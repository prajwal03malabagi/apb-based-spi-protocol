==> flow/design.v <==
module shift_register(pclk,preset_n,ss,send_data,lsbfe,cpha,cpol,miso_recieve_sclk,miso_recieve_sclk0,mosi_send_sclk,mosi_send_sclk0,data_mosi,miso,recieve_data,mosi,data_miso);
	input pclk,preset_n,ss,send_data,lsbfe,cpha,cpol,miso_recieve_sclk,miso_recieve_sclk0,mosi_send_sclk,mosi_send_sclk0,miso,recieve_data;
	input [7:0] data_mosi;
	output reg mosi;
	output [7:0]data_miso;
	reg [7:0]shift_register,temp_reg;
	reg [2:0]count,count1,count2,count3;
	assign data_miso=(recieve_data)?temp_reg:8'd0;
	always @(posedge pclk)
	begin
		if(!preset_n)
			shift_register<=0;
		else if(send_data)
			shift_register<=data_mosi;
		else
			shift_register<=shift_register;
	end
	always @(posedge pclk)  
	begin
		if(!preset_n)
			begin
				count2<=3'b0;
				count3<=3'd7;
			end
		else 
			begin
				if(!ss)
					begin
						if((cpha&&cpol)||(!cpha&&!cpol))
							begin
								if(lsbfe)
									begin
										if(count2<=7)
											begin
												if(miso_recieve_sclk)
													begin
														temp_reg[count2]<=miso;
														count2<=count2+1;
													end
												else
														count2<=count2;
											end
										else
											count2<=0;
									end
								else
									begin
										if(count3>=3'd0)
											begin
												if(miso_recieve_sclk)
													begin
														temp_reg[count3]<=miso;
														count3<=count3-1;
													end
												else 
													count3<=count3;
											end
										else
											count3<=3'd7;
									end
							end	
						else
							begin
								if(count2<=7)
									begin
										if(miso_recieve_sclk0)
											begin
												temp_reg[count2]<=miso;
												count2<=count2+1;
											end
										else
											count2<=count2;
									end
								else
									count2<=0;
							end
						end
				else
					begin
						if(count3>=3'd0)
							begin
								if(miso_recieve_sclk0)
									begin							
										temp_reg[count3]<=miso;
										count3<=count3-1;
									end
								else 
									count3<=count3;
							end
						else
							count3<=3'd7;
					end
			end
		end
		always @(posedge pclk)  
	begin
		if(!preset_n)
			begin
				mosi<=1'b0;
				count<=3'b0;
				count1<=3'd7;
			end
		else 
			begin
				if(!ss)
					begin
						if((cpha&&cpol)||(!cpha&&!cpol))
							begin
								if(lsbfe)
									begin
										if(count<=7)
											begin
												if(mosi_send_sclk)
													begin
														mosi<=shift_register[count2];
														count<=count+1;
													end
												else
														count<=count;
											end
										else
											count<=0;
									end
								else
									begin
										if(count1>=3'd0)
											begin
												if(mosi_send_sclk)
													begin
														mosi<=shift_register[count3];
														count1<=count1-1;
													end
												else 
													count1<=count1;
											end
										else
											count1<=3'd7;
									end
							end	
						else
							begin
								if(count<=7)
									begin
										if(mosi_send_sclk0)
											begin
												mosi<=shift_register[count];
												count<=count+1;
											end
										else
											count<=count;
									end
								else
									count<=0;
							end
						end
				else
					begin
						if(count1>=3'd0)
							begin
								if(mosi_send_sclk0)
									begin							
										mosi<=shift_register[count1];
										count1<=count1-1;
									end
								else 
									count1<=count1;
							end
						else
							count1<=3'd7;
					end
			end
		end
	endmodule
# --- Tool chain data of shift_register ---
# What the tools print for shift_register, step after step.
# Lines are those of the file above, counted from 1.
# Operators: Yosys type, input widths -> output width; for muxes data width and select width s.
setup:
  design: "shift_register"
  clk_port: "pclk"
  library: "sky130hd"
  corner: "tt_025C_1v80"

# --- After elaboration ---
# Yosys after proc, flatten, opt, wreduce and memory -nomap, before mapping. Memory bits, and registers merged into a memory's read port (data or address), are not among the register bits. Print and check cells are not counted. Equal cells are merged and count once.
word_totals:
  wordCells: 117
  inputBits: 21
  out_inout_bits: 9
  reg_bits: 29
classes:
  addsub: 6
  cmp: 4
  n_reduce_logical: 16
  logic: 7
  mux: 49
  n_eq: 20
  shift: 8
ops:
  columns: ["operator", "count"]
  rows:
  - ["$mux 8", 12]
  - ["$mux 3", 26]
  - ["$shiftx 8x3->1", 4]
  - ["$ne 3x3->1 const B", 10]
  - ["$shift 1x4->8", 2]
  - ["$shift 1x4->8 const A", 2]
  - ["$reduce_and 4->1", 4]
  - ["$and 8x8->8", 2]
  - ["$or 8x8->8", 2]
  - ["$not 8->8", 2]
  - ["$ne 3x2->1 const B", 4]
  - ["$mux 1", 11]
  - ["$ne 2x1->1 const B", 4]
  - ["$neg 3->4", 2]
  - ["$reduce_and 8->1", 1]
  - ["$reduce_and 7->1", 1]
  - ["$reduce_bool 2->1", 3]
  - ["$add 3x1->3 const B", 2]
  - ["$sub 3x1->3 const B", 2]
  - ["$ge 3x1->1 const B", 2]
  - ["$le 3x3->1 const B", 2]
  - ["$reduce_bool 3->1", 2]
  - ["$ne 2x2->1 const B", 2]
  - ["$logic_and 1x1->1", 2]
  - ["$logic_not 1->1", 2]
  - ["$logic_or 1x1->1", 1]
  - ["$not 1->1", 1]

# --- Longest topological paths ---
# Depth = most cells in a row (Yosys ltp): at word level without a register or memory, in the mapped netlist without a sequential cell, where the memories' decode and read muxes count.
depth:
  word_depth: 10
  ABC_AREA: 0
  mapped_depth: 8

# --- Synthesis result ---
# Yosys stat after the flow's synthesis: flattened, memories mapped to cells. It holds for the ABC_AREA given above (unset counts as 0); a run with the other value may have another netlist.
mapped:
  area_um2: 1954.4
  sequential_area_um2: 660.6
  ff_cells: 29
  n_buf: 12
  cell_count: 224
by_type:
  columns: ["cell_type", "count", "type_area_um2"]
  rows:
  - ["sky130_fd_sc_hd__dfxtp_1", 21, 420.403]
  - ["sky130_fd_sc_hd__edfxtp_1", 8, 240.23]
  - ["sky130_fd_sc_hd__mux2i_1", 15, 150.144]
  - ["sky130_fd_sc_hd__ha_1", 10, 125.12]
  - ["sky130_fd_sc_hd__nand2_1", 31, 116.362]
  - ["sky130_fd_sc_hd__a221oi_1", 8, 70.067]
  - ["sky130_fd_sc_hd__nor2b_1", 10, 62.56]
  - ["sky130_fd_sc_hd__and2_1", 9, 56.304]
  - ["sky130_fd_sc_hd__mux2_1", 5, 56.304]
  - ["sky130_fd_sc_hd__nor2_1", 15, 56.304]
  - ["sky130_fd_sc_hd__a21oi_1", 10, 50.048]
  - ["sky130_fd_sc_hd__xnor2_1", 5, 43.792]
  - ["sky130_fd_sc_hd__xor2_1", 5, 43.792]
  - ["sky130_fd_sc_hd__inv_1", 9, 33.782]
  - ["sky130_fd_sc_hd__nand2b_1", 5, 31.28]
  - ["sky130_fd_sc_hd__a22o_1", 3, 26.275]
  - ["sky130_fd_sc_hd__clkbuf_1", 7, 26.275]
  - ["sky130_fd_sc_hd__nor3_1", 5, 25.024]
# Not listed: further types 27, cells in them 43.

# --- Timing after synthesis ---
# Source: OpenSTA report_checks on the synthesized netlist (no wires, ideal clock, input and output delay 20% of the period each), path of least setup slack; recovery checks are left aside. Register names are those of the netlist, which keeps one name where synthesis merged equal registers.
synth_timing:
  path_type: "input-to-reg"
  start: "input cpol"
  end: "register temp_reg[0]"
  t_required_ps: 2055
  arrival_time_ps: 1820
  delay_ps: 1709
  period_ps: 2430
  setup_slack_ps: 235
  stages: 7
  n_path_buf: 1
  in_delay_ps: 486
  synth_period_reached_ps: 2195
# "delay_ps" is the arrival time less input delay plus setup time.
# "stages" counts driving pins, that of a launching flip-flop among them; a cell with two outputs on the path counts twice.
# "synth_period_reached_ps" = period - worst setup slack (recovery checks aside). The figure is calculated, with input and output delays left at 20% of the set period.
# The rows between start and end are the longest chain of elaborated cells between them; the timing report does not say that the signal goes this way. Where chains are equally long, one stands for them.
# Each line given opens the expression or statement behind the cell; cells for indexed reads and writes are added by Yosys, which also makes memories of some case tables.
# A register here has more assigning lines than the two given.
# Only ways into the end's enable, where the timed path ends, are counted here.
synth_between:
  path_cell_list: "sky130_fd_sc_hd__xnor2_2 sky130_fd_sc_hd__a21o_1 sky130_fd_sc_hd__buf_2 sky130_fd_sc_hd__nor2_1 sky130_fd_sc_hd__nand4_1 sky130_fd_sc_hd__nand2_1 sky130_fd_sc_hd__a21oi_1"
  elab_chain_len: 5
synth_lines:
  columns: ["item", "line", "rtl"]
  rows:
  - ["start, declared", 2, "input pclk,preset_n,ss,send_data,lsbfe,cpha,cpol,miso_recieve_sclk,miso_recieve_sclk0,mosi_send_sclk,mosi_send ..."]
  - ["$logic_not 1->1", 29, "if((cpha&&cpol)||(!cpha&&!cpol))"]
  - ["$logic_and 1x1->1", 29, null]
  - ["$logic_or 1x1->1", 29, null]
  - ["$reduce_bool 2->1", null, null]
  - ["$reduce_and 8->1", null, null]
  - ["end, assigned", 37, "temp_reg[count2]<=miso;"]
  - ["end, assigned", 52, "temp_reg[count3]<=miso;"]
  - ["end, declared", 6, "reg [7:0]shift_register,temp_reg;"]

# --- Timing after layout ---
# From the final timing report of entry A: the path of least setup slack in the routed layout; clock arrival at registers is part of the times.
# The report prints the path's times to 10 ps; the period is as set.
layout_timing:
  path_type: "input-to-reg"
  start: "input cpol"
  end: "register temp_reg[2]"
  setup_slack_ps: 980
  arrival_time_ps: 2850
  stages: 6
  period_ps: 3800
  t_required_ps: 3840
  n_path_buf: 1
  in_delay_ps: 760
# The rows between start and end are the longest chain of elaborated cells between them; the timing report does not say that the signal goes this way. Where chains are equally long, one stands for them.
# A register here has more assigning lines than the two given.
# Ways into the end's enable are left out, as the timed path ends at the data pin.
layout_between:
  path_cell_list: "sky130_fd_sc_hd__clkdlybuf4s50_1 sky130_fd_sc_hd__xnor2_2 sky130_fd_sc_hd__a21oi_1 sky130_fd_sc_hd__nor3_1 sky130_fd_sc_hd__a31oi_1 sky130_fd_sc_hd__mux2_1"
  elab_chain_len: 5
layout_lines:
  columns: ["item", "line", "rtl"]
  rows:
  - ["start, declared", 2, "input pclk,preset_n,ss,send_data,lsbfe,cpha,cpol,miso_recieve_sclk,miso_recieve_sclk0,mosi_send_sclk,mosi_send ..."]
  - ["$logic_not 1->1", 29, "if((cpha&&cpol)||(!cpha&&!cpol))"]
  - ["$logic_and 1x1->1", 29, null]
  - ["$logic_or 1x1->1", 29, null]
  - ["$mux 8", 29, null]
  - ["$mux 8", 27, "if(!ss)"]
  - ["end, assigned", 37, "temp_reg[count2]<=miso;"]
  - ["end, assigned", 52, "temp_reg[count3]<=miso;"]
  - ["end, declared", 6, "reg [7:0]shift_register,temp_reg;"]

# Top module shift_register; platform sky130hd; tools Yosys and OpenROAD; 2 stored runs in no particular order. Input and output delays are each 20% of the period that was set; the output load is 0.01 pF.
# By "clock_period_reached_ps" is meant the clock period of the run minus its worst setup slack. This is arithmetic on one report: input and output delays are still those of the set period (20% each).
# "worst_setup_path_time_ps" is the time allowed to the run's worst setup path (the clock period less input and output delay, where it has them) less its slack. Clock arrival times count: a late capture clock shortens it, a late launch clock lengthens it.
# By "design_power_uw" is meant OpenSTA's value without simulated activity: inputs other than the clock are taken to toggle once in ten clock periods, and the tool carries that through the logic.
# "worst_setup_path_time_ps" is known to 10 ps.
runs:
  - name: "entry A"
    settings:
      period_ns: 3.8
      CORE_UTILIZATION: 43
      PLACE_DENSITY: 0.73
      CORE_MARGIN: 10
      TNS_END_PERCENT: 45
      ABC_AREA: 0
      GPL_ROUTABILITY_DRIVEN: 1
      SLEW_MARGIN: 0
      MIN_ROUTING_LAYER: "met2"
      MAX_ROUTING_LAYER: "met5"
      CAP_MARGIN: 20
    results:
      layout_utilization_pct: 54.8
      fin_hold_ws_ps: 497
      timing.setup.ws_ps: 982
      synth_area_um2: 1954.4
      setup_tns_ps: 0
      final_cell_area_um2: 2403.6
      design_power_uw: 905
      clock_period_reached_ps: 2818
      worst_setup_path_time_ps: 2060
      critical_path_kind: "input-to-reg"
      total_die_area_um2: 7641.4
  - name: "entry B"
    settings:
      period_ns: 2.95
      CORE_UTILIZATION: 33
      SETUP_SLACK_MARGIN: 0.13
      PLACE_DENSITY_LB_ADDON: 0.21
      CORE_MARGIN: 7
      CTS_CLUSTER_DIAMETER: 246
      SLEW_MARGIN: 35
      MAX_ROUTING_LAYER: "met5"
      CAP_MARGIN: 20
    results:
      layout_utilization_pct: 43.6
      fin_hold_ws_ps: 503
      timing.setup.ws_ps: 493
      synth_area_um2: 1954.4
      setup_tns_ps: 0
      final_cell_area_um2: 2447.3
      design_power_uw: 1121
      clock_period_reached_ps: 2457
      worst_setup_path_time_ps: 1280
      critical_path_kind: "input-to-output"
      total_die_area_um2: 8272.8
